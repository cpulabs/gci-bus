==> flow/design.v <==
`default_nettype none
module gci_device_special_memory
	#(
		parameter USEMEMSIZE = 32'h00000000,	 
		parameter PRIORITY = 32'h00000000,
		parameter DEVICECAT = 32'h00000000
	)(
		input wire iCLOCK,
		input wire inRESET,
		input wire iSPECIAL_REQ,
		input wire iSPECIAL_RW,
		input wire [7:0] iSPECIAL_ADDR,
		input wire [31:0] iSPECIAL_DATA,
		output wire [31:0] oSPECIAL_DATA
	);
	integer	i;
	reg [31:0] b_mem[0:255];
	always@(posedge iCLOCK or negedge inRESET)begin
		if(!inRESET)begin
			for(i = 0; i < 256; i = i + 1)begin
				if(i == 0)begin
					b_mem [i] <= USEMEMSIZE;
				end
				else if(i == 1)begin
					b_mem [i] <= PRIORITY;
				end
				else begin
					b_mem [i] <= 32'h00000000;
				end
			end
		end
		else begin
			if(iSPECIAL_REQ && iSPECIAL_RW)begin
				b_mem [iSPECIAL_ADDR ] <= iSPECIAL_ADDR;
			end
		end
	end  
	assign oSPECIAL_DATA = b_mem[iSPECIAL_ADDR ];
endmodule
`default_nettype wire
Reports on gci_device_special_memory
The steps from the RTL of gci_device_special_memory to its reports follow in flow order. Line numbers count from 1 in the design file above. A cell with -- has no value.

Top: gci_device_special_memory. Clock: iCLOCK. Standard-cell library: sky130hd. Library corner: tt_025C_1v80.

Word level
Counts by Yosys on the flattened word-level netlist (proc, flatten, opt, wreduce). Print and check cells are left out. Cells with the same type and inputs are merged into one.

For equality and inequality tests the number is 255. The figure for multiplexer cells is 1. Under reduce/logical cells stands 258.

Operator list (count): parallel mux 32 bit (select 256 bit) (1); == test 8 bit with constant B (128); AND reduction 2 bit (256); == test 8 x 7 -> 1 bit with constant B (64); == test 8 x 6 -> 1 bit with constant B (32); == test 8 x 5 -> 1 bit with constant B (16); == test 8 x 4 -> 1 bit with constant B (8); == test 8 x 3 -> 1 bit with constant B (4); == test 8 x 2 -> 1 bit with constant B (2); == test 8 x 1 -> 1 bit with constant B (1); zero test 8 bit (1); logical AND 1 bit (1).

Under flip-flop bits (word level) stands 2048. For input bits the number is 44. Under output and inout bits stands 32. The figure for cells after elaboration is 770.

Logic depth
Yosys ltp: most cells in a row. Word level: on the elaborated netlist, between registers, memories and ports. Mapped: between sequential cells and ports; inverters and the memories' decode and read muxes count.

The figure for depth in word-level cells is 2. The entry for ABC_AREA reads 1. The figure for depth in mapped cells is 15. The figure for mapped depth without buffers is 14.

Netlist
Source: synth_stat.txt of the flow (Yosys; design flattened, memories mapped). It holds for the ABC_AREA given above (unset counts as 0); a run with the other value may have another netlist. Totals and module areas in this step are rounded.

Cell types: sky130_fd_sc_hd__dfrtp_1 (count 2048, total area 5.12E+04 µm²); sky130_fd_sc_hd__nand2_1 (count 4070, total area 1.53E+04 µm²); sky130_fd_sc_hd__inv_1 (count 2034, total area 7.63E+03 µm²); sky130_fd_sc_hd__nand3_1 (count 1477, total area 7392.09 µm²); sky130_fd_sc_hd__nor2_1 (count 961, total area 3607.21 µm²); sky130_fd_sc_hd__clkbuf_1 (count 222, total area 833.299 µm²); sky130_fd_sc_hd__buf_2 (count 88, total area 440.422 µm²); sky130_fd_sc_hd__buf_4 (count 32, total area 240.23 µm²); sky130_fd_sc_hd__or2_2 (count 37, total area 231.472 µm²); sky130_fd_sc_hd__nor2_2 (count 13, total area 81.328 µm²); sky130_fd_sc_hd__buf_1 (count 12, total area 45.043 µm²); sky130_fd_sc_hd__o21ai_0 (count 9, total area 45.043 µm²); sky130_fd_sc_hd__nand2_2 (count 2, total area 12.512 µm²); sky130_fd_sc_hd__nor3_1 (count 1, total area 5.005 µm²); sky130_fd_sc_hd__clkinv_1 (count 1, total area 3.754 µm²); sky130_fd_sc_hd__conb_1 (count 1, total area 3.754 µm²); sky130_fd_sc_hd__inv_2 (count 1, total area 3.754 µm²).

Cell count: 11009. The entry for chip area (Yosys) reads 87100 µm². The figure for sequential part of the area is 51200 µm². The entry for mapped flip-flops reads 2048. The entry for buffer cells reads 354.

Path before layout
Path of least setup slack by OpenSTA after synthesis, without wires, with an ideal clock, recovery checks aside; 20% of the period is set as input and as output delay. Where synthesis merged equal registers, the netlist keeps one of their names.

Path kind: input-to-output. Start point: input iSPECIAL_ADDR[0]. End point: output oSPECIAL_DATA[3]. For period the number is 5.02 ns. External input delay: 1.004 ns. For external output delay the number is 1.004 ns. The figure for time at the first pin is 1.004 ns. The entry for data arrival time reads 2.413 ns. The entry for required time reads 4.016 ns. Setup slack: 1.603 ns. The entry for delay of the path reads 1.409 ns. The figure for stages is 15. Under buffers on the path stands 2. For period reached after synthesis the number is 3.417 ns.

"delay of the path" = arrival - input delay + setup time. At an output port there is no setup time. "stages" counts driving pins, that of a launching flip-flop among them; a cell with two outputs on the path counts twice. "period reached after synthesis" = period - worst setup slack (recovery checks aside). The figure is calculated, with input and output delays left at 20% of the set period. Between the ends stands the longest chain of elaborated cells between them, by number of cells; it is not shown to be the way that was timed. Of several equally long chains one is given. A line is the first line of the expression or statement that the cell stems from. Yosys adds cells for indexed reads and writes and turns some case tables into memories.

Cell sequence: sky130_fd_sc_hd__inv_1 -> sky130_fd_sc_hd__nand2_1 -> sky130_fd_sc_hd__nor2_1 -> sky130_fd_sc_hd__buf_2 -> sky130_fd_sc_hd__buf_2 -> sky130_fd_sc_hd__nand3_1 -> sky130_fd_sc_hd__nand2_1 -> sky130_fd_sc_hd__nor2_1 -> sky130_fd_sc_hd__nand2_1 -> sky130_fd_sc_hd__nor2_1 -> sky130_fd_sc_hd__nand2_1 -> sky130_fd_sc_hd__nor2_1 -> sky130_fd_sc_hd__nand2_1 -> sky130_fd_sc_hd__nor2_1 -> sky130_fd_sc_hd__nand2_1. For length of the longest elaborated chain the number is 2. Elaborated cells on any way between the ends: 257. Classes of those cells: eq/ne (255); mux (1); reduce/logical (1).

RTL lines, path after synthesis: from (decl) (line 12) `input wire [7:0] iSPECIAL_ADDR,`; == test 8 bit (line 38) `assign oSPECIAL_DATA = b_mem[iSPECIAL_ADDR ];`; parallel mux 32 bit (select 256 bit) (line 38); to (decl) (line 14) `output wire [31:0] oSPECIAL_DATA`.

Worst path after layout
Path of least setup slack in the final report of stored run 1 (OpenROAD, finished layout, wires in). Where an end is a register, its clock arrival counts in the times.

Path kind: input-to-output. Start point: input iSPECIAL_ADDR[3]. End point: output oSPECIAL_DATA[2]. For period the number is 3.61 ns. External input delay: 0.72 ns. For external output delay the number is 0.72 ns. The figure for time at the first pin is 0.72 ns. The entry for data arrival time reads 3.00 ns. The entry for required time reads 2.89 ns. Setup slack: -0.11 ns. The figure for stages is 21. Under buffers on the path stands 9.

Between the ends stands the longest chain of elaborated cells between them, by number of cells; it is not shown to be the way that was timed. Of several equally long chains one is given.

Cell sequence: sky130_fd_sc_hd__buf_8 -> sky130_fd_sc_hd__buf_6 -> sky130_fd_sc_hd__nand2_4 -> sky130_fd_sc_hd__buf_12 -> sky130_fd_sc_hd__nor2_4 -> sky130_fd_sc_hd__buf_12 -> sky130_fd_sc_hd__buf_12 -> sky130_fd_sc_hd__buf_12 -> sky130_fd_sc_hd__buf_6 -> sky130_fd_sc_hd__nand3_2 -> sky130_fd_sc_hd__nand2_1 -> sky130_fd_sc_hd__nor2_1 -> sky130_fd_sc_hd__nand2_2 -> sky130_fd_sc_hd__nor2_2 -> sky130_fd_sc_hd__nand2_2 -> sky130_fd_sc_hd__nor2_4 -> sky130_fd_sc_hd__nand2_8 -> sky130_fd_sc_hd__nor2_4 -> sky130_fd_sc_hd__buf_6 -> sky130_fd_sc_hd__nand2_4 -> sky130_fd_sc_hd__buf_6. For length of the longest elaborated chain the number is 2. Elaborated cells on any way between the ends: 257. Classes of those cells: eq/ne (255); mux (1); reduce/logical (1).

RTL lines, path post-layout: from (decl) (line 12) `input wire [7:0] iSPECIAL_ADDR,`; == test 8 bit (line 38) `assign oSPECIAL_DATA = b_mem[iSPECIAL_ADDR ];`; parallel mux 32 bit (select 256 bit) (line 38); to (decl) (line 14) `output wire [31:0] oSPECIAL_DATA`.

Memo
Re: implementation data of gci_device_special_memory

Record of 2 stored runs of the RTL-to-layout flow on gci_device_special_memory, platform sky130hd. The runs are unordered. Constraints: input delay and output delay 20% of the set period each, output load 0.01 pF. "overall power": no workload was simulated; the value follows from the tool's default switching activity. Values from the reports are rounded here.

Files of stored run 1:
==> flow/run.sh <==
#!/bin/bash
# the make line also repeats the synthesis and layout settings of config.mk as NAME=value (left out here)
make -C /OpenROAD-flow-scripts/flow DESIGN_CONFIG=/design/flow/config.mk WORK_HOME=/design/flow/orfs CLKGATE_MAP_FILE= finish
==> flow/config.mk <==
export PLATFORM = sky130hd
export DESIGN_NAME = gci_device_special_memory
export DESIGN_NICKNAME = gci_device_special_memory
export VERILOG_FILES = /design/flow/design.v
export SDC_FILE = /design/flow/constraint.sdc
export NUM_CORES = 4
export LEC_CHECK = 0
export ABC_AREA = 1
export CAP_MARGIN = 20
export CELL_PAD_IN_SITES_DETAIL_PLACEMENT = 0
export CORE_ASPECT_RATIO = 0.75
export CORE_MARGIN = 6
export CORE_UTILIZATION = 53
export CTS_CLUSTER_DIAMETER = 95
export CTS_CLUSTER_SIZE = 89
export GPL_TIMING_DRIVEN = 1
export MAX_ROUTING_LAYER = met5
export MIN_ROUTING_LAYER = met1
export PLACE_DENSITY = 0.73
export SLEW_MARGIN = 20
==> flow/constraint.sdc <==
create_clock -name core_clock -period 3.61 [get_ports {iCLOCK}]
set_input_delay 0.7220 -clock core_clock [delete_from_list [all_inputs] [get_ports {iCLOCK}]]
set_output_delay 0.7220 -clock core_clock [all_outputs]
set_load 0.01 [all_outputs]

Results of stored run 1. The synthesized cell area comes to 87,100 µm². The setup slack of the critical path comes to -0.110 ns. The measured total negative setup slack is -0.374 ns. The area of the standard cells in the finished layout is 99,700 µm². The overall power is 35.6 mW. The measured die outline area is 174,000 µm².

Files of stored run 2:
==> flow/run.sh <==
#!/bin/bash
# the make line also repeats the synthesis and layout settings of config.mk as NAME=value (left out here)
make -C /OpenROAD-flow-scripts/flow DESIGN_CONFIG=/design/flow/config.mk WORK_HOME=/design/flow/orfs CLKGATE_MAP_FILE= finish
==> flow/config.mk <==
export PLATFORM = sky130hd
export DESIGN_NAME = gci_device_special_memory
export DESIGN_NICKNAME = gci_device_special_memory
export VERILOG_FILES = /design/flow/design.v
export SDC_FILE = /design/flow/constraint.sdc
export NUM_CORES = 4
export LEC_CHECK = 0
export CAP_MARGIN = 20
export CORE_MARGIN = 2
export CORE_UTILIZATION = 40
export SLEW_MARGIN = 20
==> flow/constraint.sdc <==
create_clock -name core_clock -period 4.82 [get_ports {iCLOCK}]
set_input_delay 0.9640 -clock core_clock [delete_from_list [all_inputs] [get_ports {iCLOCK}]]
set_output_delay 0.9640 -clock core_clock [all_outputs]
set_load 0.01 [all_outputs]

Results of stored run 2. The synthesized cell area comes to 79,700 µm². The setup slack of the critical path comes to -0.803 ns. The measured total negative setup slack is -3.85 ns. The area of the standard cells in the finished layout is 107,000 µm². The overall power is 37.6 mW. The measured die outline area is 203,000 µm².
