==> flow/design.v <==
`default_nettype none
module gci_node
	#(
		parameter NODE_ID = 8'h01,
		parameter RESET_CYCLE = 8'h0F
	)(
		input wire iCLOCK,
		input wire inRESET,
		output wire oNODE_VALID,
		output wire oNODEINFO_VALID,
		output wire [7:0] oNODEINFO_PRIORITY,
		output wire [31:0] oNODEINFO_MEMSIZE,
		input wire iMASTER_REQ,	 
		output wire oMASTER_BUSY,
		input wire iMASTER_RW,
		input wire [31:0] iMASTER_ADDR,
		input wire [31:0] iMASTER_DATA,
		output wire oMASTER_REQ,	 
		input wire iMASTER_BUSY,
		output wire [31:0] oMASTER_DATA,
		output wire oMASTER_IRQ_REQ,
		input wire iMASTER_IRQ_ACK,
		input wire iMASTER_IRQ_BUSY,
		input wire iDEV_VALID,
		input wire iDEV_REQ,		 
		output wire oDEV_BUSY,	
		input wire [31:0] iDEV_DATA,
		output wire oDEV_REQ,		 
		input wire iDEV_BUSY,
		output wire oDEV_RW,
		output wire [31:0] oDEV_ADDR,
		output wire [31:0] oDEV_DATA,
		input wire iDEV_IRQ_REQ,
		output wire oDEV_IRQ_BUSY,
		input wire [23:0] iDEV_IRQ_DATA,
		output wire oDEV_IRQ_ACK
	);
	localparam L_PARAM_INI0_WAIRT = 3'h0;
	localparam L_PARAM_INI1_GET_MEMSIZE = 3'h1;	
	localparam L_PARAM_INI2_GET_PRIORITY = 3'h2;
	localparam L_PARAM_IDLE = 3'h3;
	localparam L_PARAM_WRITE = 3'h4;
	localparam L_PARAM_READ = 3'h5;
	localparam L_PARAM_DATAOUT = 3'h6;
	localparam L_PARAM_MEMSIZE_ADDR = 32'h00000000;
	localparam L_PARAM_PRIORITY_ADDR = 32'h00000004;
	localparam L_PARAM_INTFLAG_ADDR = 32'h00000008;
	localparam L_PARAM_IRQ_STT_IDLE = 2'h0;
	localparam L_PARAM_IRQ_STT_ACK_WAIT = 2'h1;
	localparam L_PARAM_IRQ_STT_FLAGGET_WAIT = 2'h2;
	reg b_irq_valid;
	reg [1:0] b_irq_state;
	always@(posedge iCLOCK or negedge inRESET)begin
		if(!inRESET)begin
			b_irq_valid <= 1'b0;
			b_irq_state <= L_PARAM_IRQ_STT_IDLE;
		end
		else begin	
			if(iDEV_VALID && !iMASTER_IRQ_BUSY)begin		
				case(b_irq_state)
					L_PARAM_IRQ_STT_IDLE:
						begin
							if(iDEV_IRQ_REQ)begin
								b_irq_valid <= 1'b1;	
								b_irq_state <= L_PARAM_IRQ_STT_ACK_WAIT;
							end
						end
					L_PARAM_IRQ_STT_ACK_WAIT:
						begin
							if(iMASTER_IRQ_ACK)begin
								b_irq_valid <= 1'b0;	
								b_irq_state <= L_PARAM_IRQ_STT_FLAGGET_WAIT;
							end
						end
					L_PARAM_IRQ_STT_FLAGGET_WAIT:
						begin
							if(iMASTER_ADDR == L_PARAM_INTFLAG_ADDR && iMASTER_REQ && !iMASTER_RW)begin
								b_irq_state <= L_PARAM_IRQ_STT_IDLE;
							end
						end
				endcase
			end
		end
	end  
	reg [2:0] b_state;
	reg b_rw;			 
	reg [31:0] b_waddr;
	reg [31:0] b_wdata;
	reg b_rwait;
	reg [31:0] b_rdata;
	reg bn_initialmode;
	reg [7:0] b_resetcounter;
	reg [7:0] b_priority;
	reg [31:0] b_memsize;
	always@(posedge iCLOCK or negedge inRESET)begin
		if(!inRESET)begin
			b_state <= 3'h0;
			b_rw <= 1'b0;
			b_waddr <= {32{1'b0}};
			b_wdata <= {32{1'b0}};
			b_rwait <= 1'b0;
			b_rdata <= {32{1'b0}};
			bn_initialmode <= 1'b0;
			b_resetcounter <= 8'h00;
			b_priority <= 8'h00;
			b_memsize <= {32{1'b0}};
		end
		else begin
			if(iDEV_VALID)begin		
				if(b_rwait)begin
					if(iDEV_REQ)begin
						if(bn_initialmode)begin
							if(b_state == L_PARAM_WRITE)begin
								b_state <= L_PARAM_DATAOUT;
								b_rwait <= 1'b0;
								b_rdata <= 32'h00000000;
							end
							else begin
								b_state <= L_PARAM_DATAOUT;
								b_rwait <= 1'b0;
								b_rdata <= iDEV_DATA;
							end
						end
						else begin
							if(b_state == L_PARAM_INI1_GET_MEMSIZE)begin
								b_state <= L_PARAM_INI2_GET_PRIORITY;
								b_rwait <= 1'b0;
								b_memsize <= iDEV_DATA; 
							end
							else begin
								b_state <= L_PARAM_IDLE;
								bn_initialmode <= 1'b1;
								b_rwait <= 1'b0;
								b_priority <= iDEV_DATA[7:0];
							end
						end
					end
				end
				else begin 
					case(b_state)
						L_PARAM_INI0_WAIRT:
							begin
								if(b_resetcounter > RESET_CYCLE)begin
									b_state <= L_PARAM_INI1_GET_MEMSIZE;	
									b_waddr <= L_PARAM_MEMSIZE_ADDR;
									b_resetcounter <= 8'h00;
								end
								else begin
									b_resetcounter <= b_resetcounter + 8'h01;
								end
							end
						L_PARAM_INI1_GET_MEMSIZE:
							begin
								if(!iDEV_BUSY)begin
									b_waddr <= L_PARAM_PRIORITY_ADDR;
									b_rwait <= 1'b1;
								end
							end
						L_PARAM_INI2_GET_PRIORITY:
							begin
								if(!iDEV_BUSY)begin
									b_rwait <= 1'b1;
								end
							end
						L_PARAM_IDLE:
							begin
								if(!iDEV_BUSY)begin
									if(iMASTER_REQ)begin
										if(iMASTER_RW)begin
											b_state <= L_PARAM_WRITE;		
											b_rw <= 1'b1;
											b_waddr <= iMASTER_ADDR;
											b_wdata <= iMASTER_DATA;
										end
										else begin
											b_state <= L_PARAM_READ;
											b_rw <= 1'b0;
											b_waddr <= iMASTER_ADDR;
										end
									end
								end
							end
						L_PARAM_WRITE:
							begin
								b_rwait <= 1'b1;
							end
						L_PARAM_READ:	
							begin
								b_rwait <= 1'b1;
							end
						L_PARAM_DATAOUT:
							begin
								if(iMASTER_REQ && !iDEV_BUSY)begin
									if(iMASTER_RW)begin
										b_state <= L_PARAM_WRITE;
										b_rw <= 1'b1;
										b_waddr <= iMASTER_ADDR;
										b_wdata <= iMASTER_DATA;
									end
									else begin
										b_state <= L_PARAM_READ;
										b_rw <= 1'b0;
										b_waddr <= iMASTER_ADDR;
									end
								end
								else begin
									b_state <= L_PARAM_IDLE;
								end
							end
					endcase
				end
			end
		end 
	end  
	assign oNODE_VALID = iDEV_VALID;
	assign oNODEINFO_VALID = bn_initialmode;
	assign oNODEINFO_PRIORITY = b_priority;
	assign oNODEINFO_MEMSIZE = b_memsize;
	assign oMASTER_BUSY = !(b_state == L_PARAM_IDLE || b_state == L_PARAM_DATAOUT) || iDEV_BUSY;
	assign oMASTER_REQ = b_state == L_PARAM_DATAOUT;
	assign oMASTER_DATA = b_rdata;
	assign oMASTER_IRQ_REQ = b_irq_valid;
	assign oDEV_BUSY = 1'b0;
	assign oDEV_REQ = (b_state == L_PARAM_WRITE || b_state == L_PARAM_READ || b_state == L_PARAM_INI1_GET_MEMSIZE || b_state == L_PARAM_INI2_GET_PRIORITY) && !b_rwait;
	assign oDEV_RW = b_rw;
	assign oDEV_ADDR = b_waddr;
	assign oDEV_DATA = (b_state == L_PARAM_READ)? {32{1'b0}} : b_wdata;
	assign oDEV_IRQ_BUSY = iMASTER_IRQ_BUSY;
	assign oDEV_IRQ_ACK = (iMASTER_ADDR == L_PARAM_INTFLAG_ADDR && iMASTER_REQ && !iMASTER_RW)? 1'b1 : 1'b0;
endmodule
`default_nettype wire
==> Tool chain data of gci_node <==
What the tools print for gci_node, step after step.
Lines are those of the file above, counted from 1.
Operators: Yosys type, input widths -> output width; for muxes data width and select width s.
Library cell names are shortened.
{ "inputs": {"top": "gci_node", "clock_port": "iCLOCK", "library": "sky130hd", "corner": "tt_025C_1v80"} }

==> Word level <==
Source: Yosys, flattened and elaborated, memories not mapped. Widths are those after wreduce. Registers that Yosys merges into a memory's read port (data or address) are not register bits. Print and check cells do not count.
{ "classes": {"cmp": 1, "n_reduce_logical": 34, "equal": 21, "n_addsub": 1, "logic": 3, "n_mux": 43} }
{ "ops": {"columns": ["cell", "n"], "rows": [
  ["$mux 32", 11],
  ["$pmux 32 s4", 1],
  ["$pmux 32 s2", 1],
  ["$eq 32x4->1 const B", 1],
  ["$mux 3", 7],
  ["$ne 2x2->1 const B", 9],
  ["$reduce_and 5->1", 3],
  ["$mux 1", 14],
  ["$reduce_and 6->1", 2],
  ["$eq 3x3->1 const B", 3],
  ["$ne 3x3->1 const B", 3],
  ["$pmux 3 s3", 1],
  ["$reduce_and 4->1", 2],
  ["$reduce_bool 4->1", 2],
  ["$add 8x1->8 const B", 1],
  ["$gt 8x4->1 const B", 1],
  ["$reduce_and 8->1", 1],
  ["$mux 8", 1],
  ["$eq 3x2->1 const B", 2],
  ["$reduce_and 3->1", 2],
  ["$pmux 2 s3", 1],
  ["$pmux 1 s2", 3],
  ["$mux 2", 3],
  ["$logic_and 1x1->1", 5],
  ["$logic_or 1x1->1", 5],
  ["$logic_not 1->1", 5],
  ["$reduce_bool 2->1", 2],
  ["$reduce_or 2->1", 2]
]} }
Other operator kinds: 7; their cells: 9.
{ "word_totals": {"inputBits": 131, "register_bits": 153} }

==> Logic depth <==
Depth = most cells in a row (Yosys ltp): at word level without a register or memory, in the mapped netlist without a sequential cell, where the memories' decode and read muxes count.
{ "logic_depth": {"word_depth": 5, "ABC_AREA": 1, "mapped_depth": 8, "mapped_depth_nobuf": 8} }

==> Synthesis result <==
Source: synth_stat.txt of the flow (Yosys; design flattened, memories mapped). It holds for the ABC_AREA given above (unset counts as 0); a run with the other value may have another netlist.
{ "types": {"columns": ["cell", "n"], "rows": [
  ["dfrtp_1", 156],
  ["inv_1", 147],
  ["nand2_1", 138],
  ["nor2_1", 132],
  ["o21ai_2", 28],
  ["a21oi_1", 38],
  ["o31ai_1", 25],
  ["o21ai_0", 31],
  ["buf_6", 12],
  ["o21ai_1", 26],
  ["o31ai_2", 7],
  ["buf_2", 12],
  ["dfstp_2", 2],
  ["nand3_1", 10],
  ["clkbuf_1", 13],
  ["nand3_2", 4],
  ["nand2_2", 4],
  ["buf_4", 3]
]} }
Not listed: further types 16, cells in them 18.
{ "mapped": {"flip_flops": 158, "mapped_area_mm2": 0.007058, "buf_cells": 42, "stdcells": 806} }

==> Path before layout <==
Path of least setup slack by OpenSTA after synthesis, without wires, with an ideal clock, recovery checks aside; 20% of the period is set as input and as output delay. Where synthesis merged equal registers, the netlist keeps one of their names.
{ "synth_path": {"path_kind": "reg2reg", "from": "register b_state", "to": "register b_waddr[1]", "driving_pins": 8, "slack_ns": 0.551, "arrival_time_ns": 1.348, "delay_ns": 1.469, "t_required_ns": 1.899, "clock_period_ns": 2.02, "period_less_setup_slack_ns": 1.469} }
"delay_ns" = arrival - input delay + setup time.
"driving_pins" counts driving pins, that of a launching flip-flop among them; a cell with two outputs on the path counts twice.
"period_less_setup_slack_ns" = period - worst setup slack (recovery checks aside). The figure is calculated, with input and output delays left at 20% of the set period.
Where an end lacks its bit number, it is one bit of the signal, or one of the new flip-flops if synthesis recoded a state register.
The rows between start and end are the longest chain of elaborated cells between them; the timing report does not say that the signal goes this way. Where chains are equally long, one stands for them.
A line is the first line of the expression or statement that the cell stems from. Yosys adds cells for indexed reads and writes and turns some case tables into memories.
At most two assigning lines are given for a register; there are more.
{ "synth_between": {"path_cell_list": "dfrtp_1 -> inv_1 -> nand2_1 -> nand2_1 -> nand3_2 -> nor3_4 -> buf_6 -> o21ai_1", "elab_chain_len": 3, "cone_cells": 12} }
{ "synth_rtl": {"columns": ["element", "line_no", "rtl"], "rows": [
  ["start: declaration", 85, "reg [2:0] b_state;"],
  ["start: assignment", 97, "b_state <= 3'h0;"],
  ["start: assignment", 114, "b_state <= L_PARAM_DATAOUT;"],
  ["$eq 3x1->1", 140, "case(b_state)"],
  ["$reduce_bool 4->1", null, null],
  ["$reduce_and 8->1", null, null],
  ["end: assignment", 172, "b_waddr <= iMASTER_ADDR;"],
  ["end: assignment", 178, "b_waddr <= iMASTER_ADDR;"],
  ["end: declaration", 87, "reg [31:0] b_waddr;"]
]} }

==> Path in the finished layout <==
From the final timing report of record 1: the path of least setup slack in the routed layout; clock arrival at registers is part of the times.
{ "layout_path": {"path_kind": "in2out", "from": "input iMASTER_ADDR[0]", "to": "output oDEV_IRQ_ACK", "driving_pins": 7, "slack_ns": 0.54, "out_delay_ns": 0.62, "input_delay_ns": 0.62, "arrival_time_ns": 1.95, "t_required_ns": 2.49, "clock_period_ns": 3.11} }
The rows between start and end are the longest chain of elaborated cells between them; the timing report does not say that the signal goes this way. Where chains are equally long, one stands for them.
{ "layout_between": {"path_cell_list": "clkdlybuf4s50_1 -> nor2_1 -> nand2_1 -> nor2_1 -> nand2_1 -> nor4_1 -> clkbuf_2", "elab_chain_len": 4, "cone_cells": 4} }
{ "layout_rtl": {"columns": ["element", "line_no", "rtl"], "rows": [
  ["start: declaration", 16, "input wire [31:0] iMASTER_ADDR,"],
  ["$eq 32x4->1", 229, "assign oDEV_IRQ_ACK = (iMASTER_ADDR == L_PARAM_INTFLAG_ADDR && iMASTER_REQ && !iMASTER_RW)? 1'b1 : 1'b0;"],
  ["$logic_and 1x1->1 x2", 229, null],
  ["$mux 1", 229, null],
  ["end: declaration", 36, "output wire oDEV_IRQ_ACK"]
]} }

gci_node through Yosys and OpenROAD on sky130hd: 2 stored runs, unordered, with their settings and measured results. The constraints put input and output delay at 20% of the set period each and load the outputs with 0.01 pF.
"period_less_ws_ns" = clock period - worst setup slack. The figure is calculated, with input and output delays left at 20% of the set period.
"worst_path_allowed_less_slack_ns": the worst setup path's part of the clock period (all of it between registers, 20% less for each end at a port) less its slack. A launch clock that arrives late makes it longer, a capture clock that arrives late makes it shorter.
"fin_power_mw" is the tool's figure for a default switching activity; nothing was simulated.
[
  {
    "run": "record 1",
    "settings": { "period_ns": 3.11, "CORE_UTILIZATION": 59, "SETUP_SLACK_MARGIN": 0.39, "ABC_AREA": 1, "CTS_CLUSTER_DIAMETER": 42, "CAP_MARGIN": 10, "SLEW_MARGIN": 20, "CORE_MARGIN": 2 },
    "results": { "synth_area_mm2": 0.007058, "die_area_mm2": 0.0128539, "finalCellArea_mm2": 0.0101247, "utilization_pct": 87.5, "setup_worst_slack_ns": 0.539, "final_setup_tns_ns": 0.000, "fin_power_mw": 8.494, "period_less_ws_ns": 2.571, "worst_path_allowed_less_slack_ns": 1.33, "worst_setup_path_type": "in2out" }
  },
  {
    "run": "record 2",
    "settings": { "period_ns": 2.05, "CAP_MARGIN": 20, "CORE_MARGIN": 2, "CORE_UTILIZATION": 40, "SLEW_MARGIN": 20 },
    "results": { "synth_area_mm2": 0.006739, "die_area_mm2": 0.0179011, "finalCellArea_mm2": 0.0103912, "utilization_pct": 62.9, "setup_worst_slack_ns": -0.104, "final_setup_tns_ns": -0.104, "fin_power_mw": 12.665, "period_less_ws_ns": 2.154, "worst_path_allowed_less_slack_ns": 1.33, "worst_setup_path_type": "in2out" }
  }
]
